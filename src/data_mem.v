==> flow/design.v <==
`timescale 10ns / 1ns
module data_mem(
        tbw_data, clk, dest_addr, source_add, wrtEnable,
        outdata
    );
    input signed  [31:0] tbw_data;
    input                clk;
    input                wrtEnable;
    input         [3:0]  dest_addr;
    input         [3:0]  source_add;
    output signed [31:0] outdata;
    reg [31:0] mem[31:0];   
    integer i;
    initial begin	
        for(i=0; i<32; i = i+1)
            mem[i] = i;
    end
    always @ (posedge clk) begin
        if(wrtEnable == 1)
            mem[dest_addr] <= tbw_data;
    end
    assign outdata = mem[source_add];
endmodule
Reports on data_mem

The steps from the RTL of data_mem to its reports follow in flow order.
Line numbers count from 1 in the design file above.
The mark - stands for no value.

Top module: data_mem
Clock input: clk
Library: sky130hd
Corner: tt_025C_1v80

Word-level counts

Counts by Yosys on the flattened word-level netlist (proc, flatten, opt, wreduce; memories kept). Register bits leave out memories and registers merged into their read ports (data or address); mux counts leave out enables and synchronous resets folded into registers. Print and check cells are left out. Cells with the same type and inputs are merged into one.
Yosys's memory passes give these memory sizes; they may raise the number of words (mostly to a power of two), join words into wider ones and drop unused or constant bits.

Mux-type cells: 3

Operators by type and width:

| kind              | count |
| 32-bit 2-to-1 mux | 1 |
| 5-bit 2-to-1 mux  | 1 |
| 1-bit 2-to-1 mux  | 1 |

RAM bits: 1,024
Output and inout bits: 32
Bits in registers: 0
Memory cells: 1
Bits of input ports: 42
Cells after elaboration: 4

Memories:

| memory | depth | bits a word | read ports | write ports | RTL line | text |
| mem    | 32    | 32          | 1          | 1           | 12       | `reg [31:0] mem[31:0];` |

Logic depth

Longest topological path by Yosys (ltp), each cell counted once; first at word level (registers and memories cut), then after technology mapping (sequential cells cut; the memories' decode and read muxes count).

Depth in word-level cells: 1
ABC_AREA: 0
Mapped depth: 5
Gate-level depth less buffers: 3

Mapped cells and area

Source: synth_stat.txt of the flow (Yosys; design flattened, memories mapped). It holds for the ABC_AREA given above (unset counts as 0); a run with the other value may have another netlist.

Cell types:

| cell                      | count | total area (um2) |
| sky130_fd_sc_hd__edfxtp_1 | 512   | 1.54E+04 |
| sky130_fd_sc_hd__mux4_2   | 128   | 2.88E+03 |
| sky130_fd_sc_hd__a22oi_1  | 64    | 480.461 |
| sky130_fd_sc_hd__nand2_1  | 33    | 123.869 |
| sky130_fd_sc_hd__buf_4    | 9     | 67.565 |
| sky130_fd_sc_hd__clkbuf_1 | 17    | 63.811 |
| sky130_fd_sc_hd__nor2_1   | 13    | 48.797 |
| sky130_fd_sc_hd__buf_2    | 8     | 40.038 |
| sky130_fd_sc_hd__buf_1    | 9     | 33.782 |
| sky130_fd_sc_hd__nor3_1   | 4     | 20.019 |
| sky130_fd_sc_hd__nand3b_1 | 2     | 15.014 |
| sky130_fd_sc_hd__nand2b_1 | 2     | 12.512 |
| sky130_fd_sc_hd__nor2b_1  | 2     | 12.512 |
| sky130_fd_sc_hd__or3b_2   | 1     | 8.758 |
| sky130_fd_sc_hd__and2_1   | 1     | 6.256 |
| sky130_fd_sc_hd__nand3_1  | 1     | 5.005 |

Mapped cells: 806
Cell area after synthesis: 0.0191959 mm2
Sequential area: 0.0153747 mm2
Buffer cells: 43
Flip-flop cells: 512

Worst setup path after synthesis

Source: OpenSTA report_checks on the synthesized netlist (no wires, ideal clock, input and output delay 20% of the period each), path of least setup slack; recovery checks are left aside. Register names are those of the netlist, which keeps one name where synthesis merged equal registers.

Kind: input port to flip-flop
Start: input port dest_addr[3]
End: memory mem[0][0]
Clock period: 4.16 ns
Stages: 2
Arrival time: 3.552 ns
Path delay: 3.181 ns
Input delay: 0.832 ns
Library setup time: 0.461 ns
Data required time: 3.699 ns
Launch time at the first pin: 0.832 ns
Buffers on the path: 0
Path slack: 0.147 ns
Synthesis period reached: 4.013 ns

"path delay" is the arrival time less input delay plus setup time.
"stages" counts driving pins, that of a launching flip-flop among them; a cell with two outputs on the path counts twice.
"synthesis period reached" is the clock period less the worst setup slack; recovery checks do not enter. This is arithmetic on one report: input and output delays are still those of the set period (20% each).
Between the ends stands the longest chain of elaborated cells between them, by number of cells; it is not shown to be the way that was timed. Of several equally long chains one is given.
A line is the first line of the expression or statement that the cell stems from. Yosys adds cells for indexed reads and writes and turns some case tables into memories.

Cells stage by stage: sky130_fd_sc_hd__or3b_2 > sky130_fd_sc_hd__nor3_1
Cells in the longest elaborated chain: 1
Elaborated cells between the ends (all ways): 1
Source lines of those cells: 1
Those cells by class: mux (1)

RTL lines, path post-synthesis:

| what               | RTL line | text |
| start: declaration | 9        | `input         [3:0]  dest_addr;` |
| 5-bit 2-to-1 mux   | 19       | `if(wrtEnable == 1)` |
| end: declaration   | 12       | `reg [31:0] mem[31:0];` |

Path in the finished layout

Path of least setup slack in the final report of job 1 (OpenROAD, finished layout, wires in). Where an end is a register, its clock arrival counts in the times.

Kind: input port to output port
Start: input port source_add[0]
End: output port outdata[27]
Path slack: 0.40 ns
Arrival time: 2.62 ns
Stages: 7
External output delay: 0.75 ns
Launch time at the first pin: 0.75 ns
Buffers on the path: 4
Clock period: 3.77 ns
Input delay: 0.75 ns
Data required time: 3.02 ns

Between the ends stands the longest chain of elaborated cells between them, by number of cells; it is not shown to be the way that was timed. Of several equally long chains one is given.
The chain passes a memory read, where the word-level depth is cut; so it can be longer than that depth.

Cells stage by stage: sky130_fd_sc_hd__clkbuf_16 > sky130_fd_sc_hd__buf_16 > sky130_fd_sc_hd__buf_12 > sky130_fd_sc_hd__mux4_2 > sky130_fd_sc_hd__a22oi_1 > sky130_fd_sc_hd__nand2_1 > sky130_fd_sc_hd__clkdlybuf4s50_1
Cells in the longest elaborated chain: 1
Elaborated cells between the ends (all ways): 1
Source lines of those cells: 1
Those cells by class: memory (1)

RTL lines, path post-layout:

| what                    | RTL line | text |
| start: declaration      | 10       | `input         [3:0]  source_add;` |
| memory read 32 x 32 bit | 12       | `reg [31:0] mem[31:0];` |
| end: declaration        | 11       | `output signed [31:0] outdata;` |

==> results <==
Top module data_mem; platform sky130hd; tools Yosys and OpenROAD; 2 stored runs in no particular order. Input and output delays are each 20% of the period that was set; the output load is 0.01 pF.
By "clock period reached" is meant the clock period of the run minus its worst setup slack. This is arithmetic on one report: input and output delays are still those of the set period (20% each).
By "time on the worst setup path" is meant the share of the clock period that the worst setup path is allowed (20% is reserved at inputs, 20% at outputs), minus its slack. Clock arrival times at its registers enter into it.
"total design power" rests on the timing tool's default activity at the inputs, not on a simulated workload.

## Job 1

==> flow/run.sh <==
#!/bin/bash
# the make line also repeats the synthesis and layout settings of config.mk as NAME=value (left out here)
make -C /OpenROAD-flow-scripts/flow DESIGN_CONFIG=/design/flow/config.mk WORK_HOME=/design/flow/orfs CLKGATE_MAP_FILE= finish
==> flow/config.mk <==
export PLATFORM = sky130hd
export DESIGN_NAME = data_mem
export DESIGN_NICKNAME = data_mem
export VERILOG_FILES = /design/flow/design.v
export SDC_FILE = /design/flow/constraint.sdc
export NUM_CORES = 4
export LEC_CHECK = 0
export ABC_AREA = 0
export CAP_MARGIN = 20
export CORE_MARGIN = 2
export CORE_UTILIZATION = 37
export CTS_CLUSTER_DIAMETER = 88
export CTS_CLUSTER_SIZE = 58
export GPL_ROUTABILITY_DRIVEN = 1
export GPL_TIMING_DRIVEN = 1
export MAX_ROUTING_LAYER = met5
export SETUP_SLACK_MARGIN = 0.49
export SLEW_MARGIN = 20
export TNS_END_PERCENT = 70
==> flow/constraint.sdc <==
create_clock -name core_clock -period 3.77 [get_ports {clk}]
set_input_delay 0.7540 -clock core_clock [delete_from_list [all_inputs] [get_ports {clk}]]
set_output_delay 0.7540 -clock core_clock [all_outputs]
set_load 0.01 [all_outputs]

| result of job 1 | value |
|---|---|
| time on the worst setup path | 1.86 ns |
| worst setup path kind | input port to output port |
| std-cell area (final layout) | 0.0225091 mm2 |
| die area | 0.0537197 mm2 |
| clock period reached | 3.369 ns |
| chip area after synthesis (Yosys) | 0.0191959 mm2 |
| total design power | 10.112 mW |
| post-route utilization | 43.9 % |
| worst setup slack after layout | 0.401 ns |
| final worst hold slack | 1.083 ns |
| setup total negative slack | 0.000 ns |

## Job 2

==> flow/run.sh <==
#!/bin/bash
# the make line also repeats the synthesis and layout settings of config.mk as NAME=value (left out here)
make -C /OpenROAD-flow-scripts/flow DESIGN_CONFIG=/design/flow/config.mk WORK_HOME=/design/flow/orfs CLKGATE_MAP_FILE= finish
==> flow/config.mk <==
export PLATFORM = sky130hd
export DESIGN_NAME = data_mem
export DESIGN_NICKNAME = data_mem
export VERILOG_FILES = /design/flow/design.v
export SDC_FILE = /design/flow/constraint.sdc
export NUM_CORES = 4
export LEC_CHECK = 0
export CAP_MARGIN = 20
export CELL_PAD_IN_SITES_GLOBAL_PLACEMENT = 1
export CORE_MARGIN = 2
export CORE_UTILIZATION = 21
export CTS_CLUSTER_SIZE = 93
export GPL_TIMING_DRIVEN = 1
export MAX_ROUTING_LAYER = met5
export PLACE_DENSITY_LB_ADDON = 0.25
export SLEW_MARGIN = 20
export TNS_END_PERCENT = 80
==> flow/constraint.sdc <==
create_clock -name core_clock -period 4.78 [get_ports {clk}]
set_input_delay 0.9560 -clock core_clock [delete_from_list [all_inputs] [get_ports {clk}]]
set_output_delay 0.9560 -clock core_clock [all_outputs]
set_load 0.01 [all_outputs]

| result of job 2 | value |
|---|---|
| time on the worst setup path | 2.27 ns |
| worst setup path kind | input port to output port |
| std-cell area (final layout) | 0.0235926 mm2 |
| die area | 0.0938442 mm2 |
| clock period reached | 4.184 ns |
| chip area after synthesis (Yosys) | 0.0191959 mm2 |
| total design power | 9.846 mW |
| post-route utilization | 26.1 % |
| worst setup slack after layout | 0.596 ns |
| final worst hold slack | 1.268 ns |
| setup total negative slack | 0.000 ns |
