==> flow/design.v <==
`timescale 10ns / 1ns
module reg_file( 
        clk, wr_en, wr_ad, addr_a, addr_b, wr_data,
        o_a, o_b
    );
    input         clk;
    input         wr_en;    
    input   [3:0] wr_ad;    
    input   [3:0] addr_a;
    input   [3:0] addr_b;
    input  [31:0] wr_data;  
    output [31:0] o_a;      
    output [31:0] o_b;
    reg [31:0] mem[15:0];   
    integer i;
    initial begin
        for(i=0; i<16; i = i+1)
            mem[i] = 32'bx;
    end
    always @(posedge clk) begin
        if(wr_en == 1)
            mem[wr_ad] <= wr_data;
    end
    assign o_a = mem[addr_a];
    assign o_b = mem[addr_b];
endmodule
-- From RTL to reports: reg_file
What the tools print for reg_file, step after step.
Lines are those of the file above, counted from 1.
Operators: Yosys type, input widths -> output width; for muxes data width and select width s.
Cell names lack the library's common part.
A cell with n/a has no value.
- top module: reg_file
- clock input: clk
- library: sky130hd
- corner: tt_025C_1v80

-- Word level
Source: Yosys, flattened and elaborated, memories not mapped. Widths are those after wreduce; folded enables and synchronous resets count as part of the registers. Registers that Yosys merges into a memory's read port (data or address) are not register bits. Print and check cells do not count. Equal cells are merged and count once.
Memory sizes are those after Yosys's memory passes, which may raise the word count (mostly to a power of two), join words into wider ones and drop unused or constant bits.
- noted register bits after elaboration: 0
- memory bits (writable): 512
- memories kept at 1
- noted input bits: 46
- noted output and inout port bits: 64
- cells after elaboration: 4
- muxes and demuxes at 3
- memories (memory ; words ; width ; rd ports ; wr ports ; line ; RTL):
    mem ; 16 ; 32 ; 2 ; 1 ; 14 ; reg [31:0] mem[15:0];
- operator list (operator ; number):
    $mux 32 ; 1
    $mux 4 ; 1
    $mux 1 ; 1

-- Depth
Depth = most cells in a row (Yosys ltp): at word level without a register or memory, in the mapped netlist without a sequential cell, where the memories' decode and read muxes count.
- noted word-level depth: 1
- ABC_AREA: 0
- gate-level depth with buffers: 5

-- Netlist
Source: synth_stat.txt of the flow (Yosys; design flattened, memories mapped). It holds for the ABC_AREA given above (unset counts as 0); a run with the other value may have another netlist.
The area totals of this step are shown rounded.
- cell types (cell ; number):
    edfxtp_1 ; 512
    mux4_2 ; 256
    a22oi_1 ; 128
    nand2_1 ; 65
    clkbuf_1 ; 39
    buf_4 ; 18
    buf_2 ; 16
    nor2_1 ; 14
    buf_1 ; 13
    nor2b_1 ; 4
    nor3_1 ; 4
    nand3b_1 ; 2
    and2_1 ; 2
    nand2b_1 ; 2
    or3b_2 ; 1
    nand3_1 ; 1
- standard cells after synthesis: 1077
- noted cell area after synthesis: 0.0229 mm²
- noted area of sequential cells: 0.0154 mm²
- noted mapped flip-flops: 512
- buffer cells at 86

-- Timing after synthesis
Path of least setup slack by OpenSTA after synthesis, without wires, with an ideal clock, recovery checks aside; 20% of the period is set as input and as output delay. Where synthesis merged equal registers, the netlist keeps one of their names.
- kind: in2reg
- start: input port wr_ad[2]
- end: memory mem[0][0]
- noted period: 5150 ps
- external input delay at 1030 ps
- launch time at the first pin: 1030 ps
- data arrival time at 3748 ps
- data required time: 4689 ps
- slack: 940 ps
- delay of the path: 3179 ps
- noted stages on the path: 2
- noted synthesis period reached: 4210 ps
"delay of the path" is the arrival time less input delay plus setup time.
"stages on the path" counts driving pins, that of a launching flip-flop among them; a cell with two outputs on the path counts twice.
"synthesis period reached" is the clock period less the worst setup slack; recovery checks do not enter. This is arithmetic on one report: input and output delays are still those of the set period (20% each).
The rows between start and end are the longest chain of elaborated cells between them; the timing report does not say that the signal goes this way. Where chains are equally long, one stands for them.
Each line given opens the expression or statement behind the cell; cells for indexed reads and writes are added by Yosys, which also makes memories of some case tables.
- cells stage by stage: or3b_2 -> nor3_1
- noted length of the longest elaborated chain: 1
- elaborated cells between the ends (all ways) at 1
- RTL lines, path after synthesis (what ; line ; RTL):
    start: declaration ; 8 ; input   [3:0] wr_ad;
    $mux 4 ; 21 ; if(wr_en == 1)
    end: declaration ; 14 ; reg [31:0] mem[15:0];

-- Worst path after layout
From the final timing report of flow run 1: the path of least setup slack in the routed layout; clock arrival at registers is part of the times.
The path's times are printed in steps of 10 ps; the period is the one set.
- kind: in2out
- start: input port addr_a[0]
- end: output port o_a[3]
- noted period: 3150 ps
- external input delay at 630 ps
- launch time at the first pin: 630 ps
- data arrival time at 2500 ps
- data required time: 2520 ps
- slack: 20 ps
- noted stages on the path: 7
The rows between start and end are the longest chain of elaborated cells between them; the timing report does not say that the signal goes this way. Where chains are equally long, one stands for them.
The chain passes a memory read, where the word-level depth is cut; so it can be longer than that depth.
- cells stage by stage: buf_8 -> buf_16 -> buf_4 -> mux4_2 -> a22oi_2 -> nand2_1 -> clkdlybuf4s50_1
- noted length of the longest elaborated chain: 1
- elaborated cells between the ends (all ways) at 1
- RTL lines, path after layout (what ; line ; RTL):
    start: declaration ; 9 ; input   [3:0] addr_a;
    $mem_v2 16x32 ; 14 ; reg [31:0] mem[15:0];
    end: declaration ; 12 ; output [31:0] o_a;

Memo
Re: implementation data of reg_file

Settings and measured results of 2 stored flow runs for module reg_file (sky130hd), not sorted in any way. The constraints put input and output delay at 20% of the set period each and load the outputs with 0.01 pF.
"period reached" is the run's clock period less its worst setup slack. It is reckoned from that one timing run; input and output delays stay at 20% of the period that was set.
"critical path time" is the time allowed to the run's worst setup path (the clock period less input and output delay, where it has them) less its slack. Clock arrival times count: a late capture clock shortens it, a late launch clock lengthens it.
"total power of the final layout": no workload was simulated; the value follows from the tool's default switching activity.
"critical path time" is known to 10 ps.
Values from the reports are rounded here.

Flow run 1
Settings were period_ns = 3.15; CAP_MARGIN = 20; CORE_MARGIN = 2; CORE_UTILIZATION = 40; SLEW_MARGIN = 20
- critical path time: 1870 ps
- worst setup path type: in2out
- sum of negative setup slack: 0 ps
- die area at 0.0592 mm²
- noted the std-cell area (final layout): 0.0288 mm²
- Yosys chip area after synthesis: 0.0229 mm²
- period reached: 3127 ps
- total power of the final layout: 15.7 mW
- worst setup slack after layout at 23 ps
- final design utilization at 0.509
- post-route worst hold slack: 942 ps

Flow run 2
Settings were period_ns = 2.93; CORE_UTILIZATION = 49; PLACE_DENSITY_LB_ADDON = 0.16; CORE_ASPECT_RATIO = 1.27; CORE_MARGIN = 10; CELL_PAD_IN_SITES_DETAIL_PLACEMENT = 0; TNS_END_PERCENT = 45; ABC_AREA = 1; CTS_CLUSTER_DIAMETER = 132; CAP_MARGIN = 15; SLEW_MARGIN = 20; MIN_ROUTING_LAYER = met1; MAX_ROUTING_LAYER = met4
- critical path time: 1680 ps
- worst setup path type: in2out
- sum of negative setup slack: 0 ps
- die area at 0.0658 mm²
- noted the std-cell area (final layout): 0.0314 mm²
- Yosys chip area after synthesis: 0.0274 mm²
- period reached: 2848 ps
- total power of the final layout: 16.8 mW
- worst setup slack after layout at 82 ps
- final design utilization at 0.568
- post-route worst hold slack: 909 ps
